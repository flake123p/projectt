==> flow/design.v <==
module debounce(clk, rstn, but_in, but_deb_o);
input           clk;
input           rstn;
input           but_in;
output          but_deb_o;
parameter s0 = 3'h0, s1 = 3'h1, s2 = 3'h2,
          s3 = 3'h3, s4 = 3'h4, s5 = 3'h5;
reg[2:0] cs; 
reg[2:0] ns; 
reg[31:0] cnt;
always @(posedge clk or negedge rstn) begin
    if (~rstn)
        cnt <= 3'b000;
    else if (cnt == 32'd999999)
        cnt <= 32'h0;
    else if (cs == s1)
        cnt <= cnt + 32'h1;
    else if (cs == s4)
        cnt <= cnt + 32'h1;
    else
        cnt <= cnt;
end
always @(posedge clk or negedge rstn) begin
    if (~rstn)
        cs <= s0;
    else
        cs <= ns;
end
always @(*) begin
    case (cs)
        s0: 
            if (but_in == 1'b0)
                ns = s1;
            else
                ns = s0;
        s1:
            if (cnt == 32'd999999)
                ns = s2;
            else
                ns = s1;
        s2:
            if (but_in == 1'b1)
                ns = s0;  
            else
                ns = s3;
        s3: if (but_in == 1'b1)
                ns = s4;
            else
                ns = s3;
        s4:
            if (cnt == 32'd999999)
                ns = s5;
            else
                ns = s4;
        s5:
            if (but_in == 1'b1)
                ns = s0;
            else
                ns = s3;
        default:
            ns = s0;
    endcase
end
assign but_deb_o = 
    (cs == s0) ? 1'b1 :
    (cs == s1) ? 1'b1 :
    (cs == s2) ? 1'b1 :
    (cs == s3) ? 1'b0 :
    (cs == s4) ? 1'b0 :
    (cs == s5) ? 1'b0 :
    1'b0;
endmodule
module top(clk, rstn, but_in, led_o);
input           clk;
input           rstn;
input           but_in;
output [3:0]    led_o;
wire            but_deb_o;
wire            but_deb_nedge;
reg             but_deb_o_1d;
reg[1:0] cs; 
reg[1:0] ns; 
debounce debounce (
.clk        (clk      ),
.rstn       (rstn     ),
.but_in     (but_in   ),
.but_deb_o  (but_deb_o)
);
always @(posedge clk or negedge rstn) begin
    if (~rstn)
        but_deb_o_1d <= 1'b0;
    else
        but_deb_o_1d <= but_deb_o;
end
assign but_deb_nedge = (but_deb_o) && (~but_deb_o_1d);
parameter s1 = 2'h0, s2 = 2'h1, s3 = 2'h2, s4 = 2'h3;
always @(posedge clk or negedge rstn) begin
    if (~rstn)
        cs <= s1;
    else
        cs <= ns;
end
always @(*) begin
    case (cs)
        s1:
            if (but_deb_nedge)
                ns = s2;
            else
                ns = s1;
        s2:
            if (but_deb_nedge)
                ns = s3;
            else
                ns = s2;
        s3: if (but_deb_nedge)
                ns = s4;
            else
                ns = s3;
        s4:
            if (but_deb_nedge)
                ns = s1;
            else
                ns = s4;
        default:
            ns = s1;
    endcase
end
assign led_o = 
    (cs == s1) ? 4'b0001 :
    (cs == s2) ? 4'b0010 :
    (cs == s3) ? 4'b0100 :
    (cs == s4) ? 4'b1000 :
    4'b0000;
endmodule
-- Reports on top
The steps from the RTL of top to its reports follow in flow order.
Lines are those of the file above, counted from 1.
Operators carry their Yosys type and port widths (W data, S select, Z words).
Not given: -
- top: top
- clock input: clk
- library: sky130hd
- library corner: tt_025C_1v80

-- Word level
Counts by Yosys on the flattened word-level netlist (proc, flatten, opt, wreduce; memories kept). Register bits leave out memories and registers merged into their read ports (data or address). Print and check cells are left out.
- ROM bits at 0
- latch bits: 0
- bits of input ports at 3
- flip-flop bits (word level) at 38
- output and inout port bits: 4
- word-level cells: 41
- noted word width x clocked read ports: 0
- memory cells: 0
- noted RAM bits: 0
- muxes and demuxes: 21
- div/mod/pow operators at 0
- shifts and indexed selects at 0
- equality and inequality tests: 9
- bitwise gates (word level) at 1
- multipliers: 0
- add/subtract/negate cells: 1
- reduce/logical cells: 5
- noted order comparisons: 0
- operators with widths (cell ; count):
    $mux W32 ; 3
    $add A32 B1 Y32 const B ; 1
    $eq A32 B20 Y1 const B ; 1
    $mux W4 ; 4
    $pmux W3 S5 ; 1
    $pmux W2 S4 ; 1
    $mux W2 ; 4
    $mux W1 ; 7
    $eq A3 B2 Y1 const B ; 2
    $eq A3 B3 Y1 const B ; 2
    $eq A2 B2 Y1 const B ; 2
    $eq A3 B1 Y1 const B ; 1
    $logic_not A3 Y1 ; 1
    $reduce_bool A3 Y1 ; 1
    $mux W3 ; 1
    $eq A2 B1 Y1 const B ; 1
    $logic_not A2 Y1 ; 1
    $reduce_or A2 Y1 ; 1
    $logic_and A1 B1 Y1 ; 1
    $not A1 Y1 ; 1

-- Logic depth
Yosys ltp: most cells in a row. Word level: on the elaborated netlist, between registers, memories and ports. Mapped: between sequential cells and ports; inverters and the memories' decode and read muxes count.
- depth after elaboration: 7
- ABC_AREA: 1
- noted mapped depth: 9
- depth with buffers taken out: 9

-- After synthesis
The flow's flattened synthesis, as Yosys stat reports it; memories are mapped. The netlist is that of the ABC_AREA named above (0 if unset); the other value can give another one.
- noted buffers: 3
- mapped flip-flops at 43
- mapped cells at 375
- noted cell area after synthesis: 2655.0 um^2
- cell types (cell type ; count):
    sky130_fd_sc_hd__dfrtp_1 ; 41
    sky130_fd_sc_hd__nand2_1 ; 89
    sky130_fd_sc_hd__nor2_1 ; 66
    sky130_fd_sc_hd__inv_1 ; 57
    sky130_fd_sc_hd__nand4_1 ; 23
    sky130_fd_sc_hd__nand3_1 ; 18
    sky130_fd_sc_hd__nand2_2 ; 14
    sky130_fd_sc_hd__nor2_2 ; 13
    sky130_fd_sc_hd__nor2_4 ; 6
    sky130_fd_sc_hd__xor2_1 ; 7
    sky130_fd_sc_hd__dfstp_2 ; 2
    sky130_fd_sc_hd__xnor2_1 ; 3
    sky130_fd_sc_hd__o21ai_0 ; 5
    sky130_fd_sc_hd__o21bai_2 ; 2
    sky130_fd_sc_hd__a21oi_1 ; 4
    sky130_fd_sc_hd__nand3_2 ; 2
    sky130_fd_sc_hd__nor3_1 ; 4
    sky130_fd_sc_hd__a31oi_1 ; 3
Other cell types: 11; their cells: 16.

-- Worst setup path after synthesis
OpenSTA on the mapped netlist: ideal clock, no wires. The path of least setup slack (recovery checks aside). Input and output delay are each 20% of the period. Register names are those of the netlist, which keeps one name where synthesis merged equal registers.
- path kind: flip-flop to flip-flop
- from: register debounce.cnt[0]
- to: register debounce.cnt[14]
- noted delay of the path: 1.408 ns
- data arrival time at 1.290 ns
- stages on the path: 9
- slack at 0.563 ns
- launch time at the first pin at 0.000 ns
- clock period at 1.97 ns
- path buffers: 0
- period reached after synthesis at 1.407 ns
"delay of the path" = arrival - input delay + setup time.
"stages on the path": output pins that drive a net of the path, with the launching flip-flop's if there is one; two outputs of one cell count as two.
"period reached after synthesis" = period - worst setup slack (recovery checks aside). The figure is calculated, with input and output delays left at 20% of the set period.
Between the ends stands the longest chain of elaborated cells between them, by number of cells; it is not shown to be the way that was timed. Of several equally long chains one is given.
A line is the first line of the expression or statement that the cell stems from. Yosys adds cells for indexed reads and writes and turns some case tables into memories.
A register here has more assigning lines than the two given.
- cell sequence: sky130_fd_sc_hd__dfrtp_1 -> sky130_fd_sc_hd__ha_1 -> sky130_fd_sc_hd__inv_2 -> sky130_fd_sc_hd__nor2_1 -> sky130_fd_sc_hd__nand2_2 -> sky130_fd_sc_hd__nor2_4 -> sky130_fd_sc_hd__nand2_2 -> sky130_fd_sc_hd__nor2_1 -> sky130_fd_sc_hd__nor2_2
- cells in the longest elaborated chain: 4
- elaborated cells between the ends (all ways) at 6
- ends and longest elaborated chain, post-synthesis (element ; line ; text):
    from (decl) ; 10 ; reg[31:0] cnt;
    from (assign) ; 17 ; cnt <= cnt + 32'h1;
    from (assign) ; 19 ; cnt <= cnt + 32'h1;
    $add A32 B1 Y32 ; 19 ;
    $mux W32 ; 18 ; else if (cs == s4)
    $mux W32 ; 16 ; else if (cs == s1)
    $mux W32 ; 14 ; else if (cnt == 32'd999999)
    to (assign) ; 17 ;
    to (assign) ; 19 ;
    to (decl) ; 10 ;

-- Timing after layout
From the final timing report of flow run 1: the path of least setup slack in the routed layout; clock arrival at registers is part of the times.
- path kind: flip-flop to flip-flop
- from: register debounce.cnt[1]
- to: register debounce.cs
- path buffers: 0
- launch time at the first pin at 0.30 ns
- stages on the path: 9
- clock period at 1.07 ns
- data arrival time at 1.65 ns
- slack at -0.39 ns
An end named without its bit number is one bit of that signal or, where synthesis recoded a state register, one of its new flip-flops.
A register here has more assigning lines than the two given.
- cell sequence: sky130_fd_sc_hd__dfrtp_1 -> sky130_fd_sc_hd__ha_4 -> sky130_fd_sc_hd__inv_4 -> sky130_fd_sc_hd__nor2_2 -> sky130_fd_sc_hd__nand4_1 -> sky130_fd_sc_hd__nor2_4 -> sky130_fd_sc_hd__nand2_4 -> sky130_fd_sc_hd__nand2_1 -> sky130_fd_sc_hd__o21ai_1
- ends and longest elaborated chain, after layout (element ; line ; text):
    from (decl) ; 10 ; reg[31:0] cnt;
    from (assign) ; 17 ; cnt <= cnt + 32'h1;
    from (assign) ; 19 ; cnt <= cnt + 32'h1;
    to (assign) ; 25 ; cs <= s0;
    to (assign) ; 27 ; cs <= ns;
    to (decl) ; 8 ; reg[2:0] cs;
Chain of elaborated cells between the ends: none given.

# Flow runs of top

Measured results for top: 2 stored runs of the Yosys and OpenROAD flow on sky130hd. The settings differ; the order carries no meaning. The constraints put input and output delay at 20% of the set period each and load the outputs with 0.01 pF.
By "reached clock period" is meant the clock period of the run minus its worst setup slack. This is arithmetic on one report: input and output delays are still those of the set period (20% each).
"time used up by the worst setup path" means the part of the period allowed to the worst setup path (the constraints hold back 20% at inputs and 20% at outputs) less its slack; where the path has registers, the arrival times of their clocks count too.
By "total power of the final layout" is meant OpenSTA's value without simulated activity: inputs other than the clock are taken to toggle once in ten clock periods, and the tool carries that through the logic.

Flow run 1
Settings were period_ns = 1.07; CORE_UTILIZATION = 27; SETUP_SLACK_MARGIN = 0.06; PLACE_DENSITY = 0.49; CORE_MARGIN = 8; CELL_PAD_IN_SITES_GLOBAL_PLACEMENT = 2; CELL_PAD_IN_SITES_DETAIL_PLACEMENT = 0; TNS_END_PERCENT = 75; ABC_AREA = 1; GPL_TIMING_DRIVEN = 1; CTS_CLUSTER_SIZE = 14; CAP_MARGIN = 20; SLEW_MARGIN = 20
- overall die area: 13263.0 um^2
- utilization at 42.7%
- noted the time used up by the worst setup path: 1.46 ns
- worst setup path type: flip-flop to flip-flop
- area of the synthesized netlist at 2655.0 um^2
- reached clock period: 1.460 ns
- smallest setup slack at -0.390 ns
- total power of the final layout: 0.003016 W

Flow run 2
Settings were period_ns = 1.38; CAP_MARGIN = 20; CORE_MARGIN = 2; CORE_UTILIZATION = 40; SLEW_MARGIN = 20
- overall die area: 5639.3 um^2
- utilization at 62.6%
- noted the time used up by the worst setup path: 1.55 ns
- worst setup path type: flip-flop to flip-flop
- area of the synthesized netlist at 2021.9 um^2
- reached clock period: 1.548 ns
- smallest setup slack at -0.168 ns
- total power of the final layout: 0.002116 W
